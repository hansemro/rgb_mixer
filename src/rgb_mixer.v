==> flow/design.v <==
`default_nettype none
`timescale 1ns/1ns
module debounce (
    input wire clk,
    input wire reset,
    input wire button,
    output reg debounced
);
    parameter BOUNCE_NS = 250000;
    parameter CLOCK_PERIOD_NS = 35700;  
    localparam SHIFT_REG_WIDTH = (BOUNCE_NS / CLOCK_PERIOD_NS) + 1;
    reg [SHIFT_REG_WIDTH-1:0] shift_reg;
    reg prev;
    reg [SHIFT_REG_WIDTH-1:0] next_shift_reg;
    assign next_shift_reg = shift_reg == {SHIFT_REG_WIDTH{1'b1}} ? {SHIFT_REG_WIDTH{1'b0}} | 1'b1 : (shift_reg << 1) | 1'b1;
    always @(posedge clk)
        if (reset) begin
            shift_reg <= {SHIFT_REG_WIDTH{1'b0}} | 1'b1;
            debounced <= 1'b0;
            prev <= 1'b0;
        end
        else if (button ^ prev) begin
            shift_reg <= {SHIFT_REG_WIDTH{1'b0}} | 1'b1;
            prev <= button;
        end
        else begin
            shift_reg <= next_shift_reg;
            if (shift_reg == {SHIFT_REG_WIDTH{1'b1}})
                debounced <= prev;
        end
endmodule
`default_nettype none
`timescale 1ns/1ns
module encoder (
    input clk,
    input reset,
    input a,
    input b,
    output reg [VALUE_WIDTH-1:0] value
);
    parameter VALUE_WIDTH = 8;
    parameter INCREMENT = 1'b1;
    reg prev_a;
    reg prev_b;
    always @(posedge clk) begin
        prev_a <= a;
        prev_b <= b;
        if (reset) begin
            value <= {VALUE_WIDTH{1'b0}};
            prev_a <= 1'b0;
            prev_b <= 1'b0;
        end
        else if ({a,prev_a,b,prev_b} == 4'b1000 || {a,prev_a,b,prev_b} == 4'b0111)
            value <= value + INCREMENT;
        else if ({a,prev_a,b,prev_b} == 4'b0010 || {a,prev_a,b,prev_b} == 4'b1101)
            value <= value - INCREMENT;
    end
endmodule
`default_nettype none
`timescale 1ns/1ns
module pwm (
    input wire clk,
    input wire reset,
    output wire out,
    input wire [LEVEL_WIDTH-1:0] level
    );
    parameter LEVEL_WIDTH = 8;
    parameter INVERTED_OUTPUT = 1'b0;
    reg [LEVEL_WIDTH-1:0] counter;
    always @(posedge clk)
        if (reset)
            counter <= 1'b0;
        else
            counter <= counter + 1'b1;
    generate
        if (INVERTED_OUTPUT)
            assign out = reset ? 1'b1 : counter >= level;
        else
            assign out = reset ? 1'b0 : counter < level;
    endgenerate
endmodule
`default_nettype none
`timescale 1ns/1ns
module rgb_mixer (
    input clk,
    input reset,
    input enc0_a,
    input enc0_b,
    input enc1_a,
    input enc1_b,
    input enc2_a,
    input enc2_b,
    output pwm0_out,
    output pwm1_out,
    output pwm2_out
);
    localparam NUM_CHANNELS = 3;  
    localparam BOUNCE_NS = 250000;
    localparam CLOCK_PERIOD_NS = 35700;
    localparam ENC_INCREMENT = 1'b1;
    localparam PWM_LEVEL_WIDTH = 8;
    localparam PWM_INVERTED_OUTPUT = 1'b0;
    wire _enc_a [NUM_CHANNELS-1:0];
    wire _enc_b [NUM_CHANNELS-1:0];
    wire _deb_a [NUM_CHANNELS-1:0];
    wire _deb_b [NUM_CHANNELS-1:0];
    wire [PWM_LEVEL_WIDTH-1:0] _enc_out [NUM_CHANNELS-1:0];
    wire [PWM_LEVEL_WIDTH-1:0] enc0;
    wire [PWM_LEVEL_WIDTH-1:0] enc1;
    wire [PWM_LEVEL_WIDTH-1:0] enc2;
    wire _pwm_out [NUM_CHANNELS-1:0];
    assign _enc_a[0] = enc0_a;
    assign _enc_a[1] = enc1_a;
    assign _enc_a[2] = enc2_a;
    assign _enc_b[0] = enc0_b;
    assign _enc_b[1] = enc1_b;
    assign _enc_b[2] = enc2_b;
    assign enc0 = _enc_out[0];
    assign enc1 = _enc_out[1];
    assign enc2 = _enc_out[2];
    assign pwm0_out = _pwm_out[0];
    assign pwm1_out = _pwm_out[1];
    assign pwm2_out = _pwm_out[2];
    genvar i;
    generate
        for (i = 0; i < 3; i = i + 1) begin : color_channel
            debounce #(.BOUNCE_NS(BOUNCE_NS), .CLOCK_PERIOD_NS(CLOCK_PERIOD_NS))
                _debouncer_a (.clk, .reset, .button(_enc_a[i]), .debounced(_deb_a[i]));
            debounce #(.BOUNCE_NS(BOUNCE_NS), .CLOCK_PERIOD_NS(CLOCK_PERIOD_NS))
                _debouncer_b (.clk, .reset, .button(_enc_b[i]), .debounced(_deb_b[i]));
            encoder #(.VALUE_WIDTH(PWM_LEVEL_WIDTH), .INCREMENT(ENC_INCREMENT))
                _encoder (.clk, .reset, .a(_deb_a[i]), .b(_deb_b[i]), .value(_enc_out[i]));
            pwm #(.LEVEL_WIDTH(PWM_LEVEL_WIDTH), .INVERTED_OUTPUT(PWM_INVERTED_OUTPUT))
                _pwm (.clk, .reset, .out(_pwm_out[i]), .level(_enc_out[i]));
        end
    endgenerate
endmodule
== Step by step through the tools: rgb_mixer ==
The steps from the RTL of rgb_mixer to its reports follow in flow order.
Lines are those of the file above, counted from 1.
The mark -- stands for no value.
Inputs
  top: rgb_mixer
  clock input: clk
  standard-cell library: sky130hd
  corner: tt_025C_1v80

== Word level ==
Counts by Yosys on the flattened word-level netlist (proc, flatten, opt, wreduce). Print and check cells are left out. Cells with the same type and inputs are merged into one.
Operators by class
  add/sub/neg operators: 9
  order comparisons: 3
  equality and inequality tests: 18
  multiplexer cells: 9
  bitwise gates (word level): 12
  reduce/logical cells: 21
Operator list (count)
  adder 8 x 1 -> 8 bit (second input constant): 6
  2-to-1 mux 8 bit: 6
  equality test 7 bit (second input constant): 6
  equality test 4 bit (second input constant): 6
  subtractor 8 x 1 -> 8 bit (second input constant): 3
  < comparator 8 bit: 3
  OR reduction 3 bit: 6
  AND reduction 2 bit: 6
  equality test 4 x 2 -> 1 bit (second input constant): 3
  equality test 4 x 3 -> 1 bit (second input constant): 3
  XOR 1 bit: 6
  logical OR 1 bit: 6
  NOT 1 bit: 6
  nonzero test 2 bit: 3
  2-to-1 mux 1 bit: 3
Word-level totals
  bits in registers: 108
  word-level cells: 102

== Logic depth ==
Longest topological path by Yosys (ltp), each cell counted once; first at word level (registers and memories cut), then after technology mapping (sequential cells cut; the memories' decode and read muxes count).
Logic depth
  word-level depth: 4
  ABC_AREA: 0
  depth in mapped cells: 9
  depth with buffers taken out: 9

== Mapped cells and area ==
Source: synth_stat.txt of the flow (Yosys; design flattened, memories mapped). It holds for the ABC_AREA given above (unset counts as 0); a run with the other value may have another netlist.
Mapped netlist
  mapped cells: 542
  synthesis area: 5091.1 sq um
  sequential area: 2162.1 sq um
  flip-flops: 108
Cell types (count)
  sky130_fd_sc_hd__dfxtp_1: 108
  sky130_fd_sc_hd__ha_1: 42
  sky130_fd_sc_hd__and2_1: 38
  sky130_fd_sc_hd__nor2_1: 47
  sky130_fd_sc_hd__xor2_1: 20
  sky130_fd_sc_hd__a21oi_1: 29
  sky130_fd_sc_hd__nand3_1: 27
  sky130_fd_sc_hd__xnor2_1: 15
  sky130_fd_sc_hd__inv_1: 30
  sky130_fd_sc_hd__nor2b_1: 17
  sky130_fd_sc_hd__a21o_1: 14
  sky130_fd_sc_hd__nand2_1: 24
  sky130_fd_sc_hd__a211oi_1: 11
  sky130_fd_sc_hd__o31ai_1: 9
  sky130_fd_sc_hd__fa_1: 3
  sky130_fd_sc_hd__o21a_1: 8
  sky130_fd_sc_hd__nand2b_1: 9
  sky130_fd_sc_hd__nor4b_1: 6
Other cell types: 28; their cells: 85.
The figures by module come from a second, unflattened synthesis with its own total; it is not the netlist above.
Unflattened totals
  cell total of the unflattened synthesis: 543
  area (unflattened synthesis): 5322.6 sq um
Rows give one instance, submodules left out.
Modules
  encoder: instances 3, cells 78, area 704.4 sq um, sequential area 200.2 sq um
  debounce: instances 6, cells 24, area 295.3 sq um, sequential area 180.2 sq um
  pwm: instances 3, cells 55, area 479.2 sq um, sequential area 160.2 sq um
  rgb_mixer: instances 1, cells 0, area 0.0 sq um, sequential area 0.0 sq um

== Timing after synthesis ==
Path of least setup slack by OpenSTA after synthesis, without wires, with an ideal clock, recovery checks aside; 20% of the period is set as input and as output delay. Where synthesis merged equal registers, the netlist keeps one of their names.
Path post-synthesis
  kind: reg2reg
  start: register color_channel[2]._debouncer_b.debounced
  end: register color_channel[2]._encoder.value[7]
  clock period: 2.58 ns
  time at the first pin: 0.000 ns
  arrival: 2.478 ns
  path slack: -0.019 ns
  path delay: 2.599 ns
  stages on the path: 10
  path buffers: 0
  synthesis period reached: 2.599 ns
"path delay" is the arrival time less input delay plus setup time.
"stages on the path": output pins that drive a net of the path, with the launching flip-flop's if there is one; two outputs of one cell count as two.
"synthesis period reached" = period - worst setup slack (recovery checks aside). The figure is calculated, with input and output delays left at 20% of the set period.
The rows between start and end are the longest chain of elaborated cells between them; the timing report does not say that the signal goes this way. Where chains are equally long, one stands for them.
Each line given opens the expression or statement behind the cell; cells for indexed reads and writes are added by Yosys, which also makes memories of some case tables.
A register here has more assigning lines than the two given.
Between the ends, post-synthesis
  cells stage by stage: sky130_fd_sc_hd__dfxtp_1 > sky130_fd_sc_hd__or4b_1 > sky130_fd_sc_hd__nand2_1 > sky130_fd_sc_hd__inv_1 > sky130_fd_sc_hd__ha_1 > sky130_fd_sc_hd__a211oi_2 > sky130_fd_sc_hd__nor2_1 > sky130_fd_sc_hd__a221oi_2 > sky130_fd_sc_hd__mux2i_1 > sky130_fd_sc_hd__mux2_2
  cells in the longest elaborated chain: 4
  elaborated cells on any way between the ends: 9
  those cells by class: 4 x eq/ne; 2 x mux; 3 x reduce/logical
RTL lines, path post-synthesis
  start: declaration: line 7  | output reg debounced
  start: assignment: line 19  | debounced <= 1'b0;
  start: assignment: line 29  | debounced <= prev;
  equality test 4 x 2 -> 1 bit: line 55  | else if ({a,prev_a,b,prev_b} == 4'b0010 || {a,prev_a,b,prev_b} == 4'b1101)
  logical OR 1 bit: line 55
  2-to-1 mux 8 bit: line 55
  2-to-1 mux 8 bit: line 53  | else if ({a,prev_a,b,prev_b} == 4'b1000 || {a,prev_a,b,prev_b} == 4'b0111)
  end: assignment: line 54  | value <= value + INCREMENT;
  end: assignment: line 56  | value <= value - INCREMENT;
  end: declaration: line 39  | output reg [VALUE_WIDTH-1:0] value

== Timing after layout ==
Path of least setup slack in the final report of entry A (OpenROAD, finished layout, wires in). Where an end is a register, its clock arrival counts in the times.
Path post-layout
  kind: reg2reg
  start: register color_channel[2]._debouncer_b.debounced
  end: register color_channel[2]._encoder.value[7]
  clock period: 2.58 ns
  time at the first pin: 0.34 ns
  arrival: 2.76 ns
  path slack: 0.05 ns
  stages on the path: 10
  path buffers: 0
The rows between start and end are the longest chain of elaborated cells between them; the timing report does not say that the signal goes this way. Where chains are equally long, one stands for them.
A register here has more assigning lines than the two given.
Between the ends, post-layout
  cells stage by stage: sky130_fd_sc_hd__dfxtp_1 > sky130_fd_sc_hd__or4b_4 > sky130_fd_sc_hd__nand2_4 > sky130_fd_sc_hd__inv_6 > sky130_fd_sc_hd__ha_4 > sky130_fd_sc_hd__a211oi_4 > sky130_fd_sc_hd__nor2_2 > sky130_fd_sc_hd__a221oi_2 > sky130_fd_sc_hd__mux2i_1 > sky130_fd_sc_hd__mux2_2
  cells in the longest elaborated chain: 4
  elaborated cells on any way between the ends: 9
  those cells by class: 4 x eq/ne; 2 x mux; 3 x reduce/logical
RTL lines, path post-layout
  start: declaration: line 7  | output reg debounced
  start: assignment: line 19  | debounced <= 1'b0;
  start: assignment: line 29  | debounced <= prev;
  equality test 4 x 2 -> 1 bit: line 55  | else if ({a,prev_a,b,prev_b} == 4'b0010 || {a,prev_a,b,prev_b} == 4'b1101)
  logical OR 1 bit: line 55
  2-to-1 mux 8 bit: line 55
  2-to-1 mux 8 bit: line 53  | else if ({a,prev_a,b,prev_b} == 4'b1000 || {a,prev_a,b,prev_b} == 4'b0111)
  end: assignment: line 54  | value <= value + INCREMENT;
  end: assignment: line 56  | value <= value - INCREMENT;
  end: declaration: line 39  | output reg [VALUE_WIDTH-1:0] value

# Flow runs of rgb_mixer

Module rgb_mixer, platform sky130hd: 2 stored runs of the flow (Yosys, OpenROAD) with differing settings, in no particular order. Input and output delays are each 20% of the period that was set; the output load is 0.01 pF.
"achieved clock period" means the clock period less the worst setup slack. The figure is calculated, with input and output delays left at 20% of the set period.
"worst setup path time": the worst setup path's part of the clock period (all of it between registers, 20% less for each end at a port) less its slack. A launch clock that arrives late makes it longer, a capture clock that arrives late makes it shorter.
"power": no workload was simulated; the value follows from the tool's default switching activity.
[entry A] settings: period_ns=2.58, CORE_UTILIZATION=55, SETUP_SLACK_MARGIN=0.16, PLACE_DENSITY_LB_ADDON=0.12, CORE_ASPECT_RATIO=0.53, CORE_MARGIN=2, ABC_AREA=0, CTS_CLUSTER_SIZE=84, CTS_CLUSTER_DIAMETER=252, CAP_MARGIN=25, SLEW_MARGIN=25, MAX_ROUTING_LAYER=met5
[entry A] result: chip area after synthesis (Yosys) 5091.1 sq um, die area 10081.6 sq um, standard-cell area of the final layout 6155.9 sq um, utilization 0.688, worst setup slack after layout 0.052 ns, total negative slack 0.000 ns, worst hold slack 0.461 ns, power 0.003281 W, achieved clock period 2.528 ns, worst setup path time 2.53 ns, worst setup path kind reg2reg
[entry B] settings: period_ns=4.8, CORE_UTILIZATION=19, PLACE_DENSITY_LB_ADDON=0.03, CORE_ASPECT_RATIO=1.37, CORE_MARGIN=6, CELL_PAD_IN_SITES_DETAIL_PLACEMENT=2, GPL_TIMING_DRIVEN=1, CAP_MARGIN=20, SLEW_MARGIN=20
[entry B] result: chip area after synthesis (Yosys) 5091.1 sq um, die area 30915.9 sq um, standard-cell area of the final layout 5881.9 sq um, utilization 0.225, worst setup slack after layout 1.429 ns, total negative slack 0.000 ns, worst hold slack 0.460 ns, power 0.001739 W, achieved clock period 3.371 ns, worst setup path time 2.41 ns, worst setup path kind reg2out
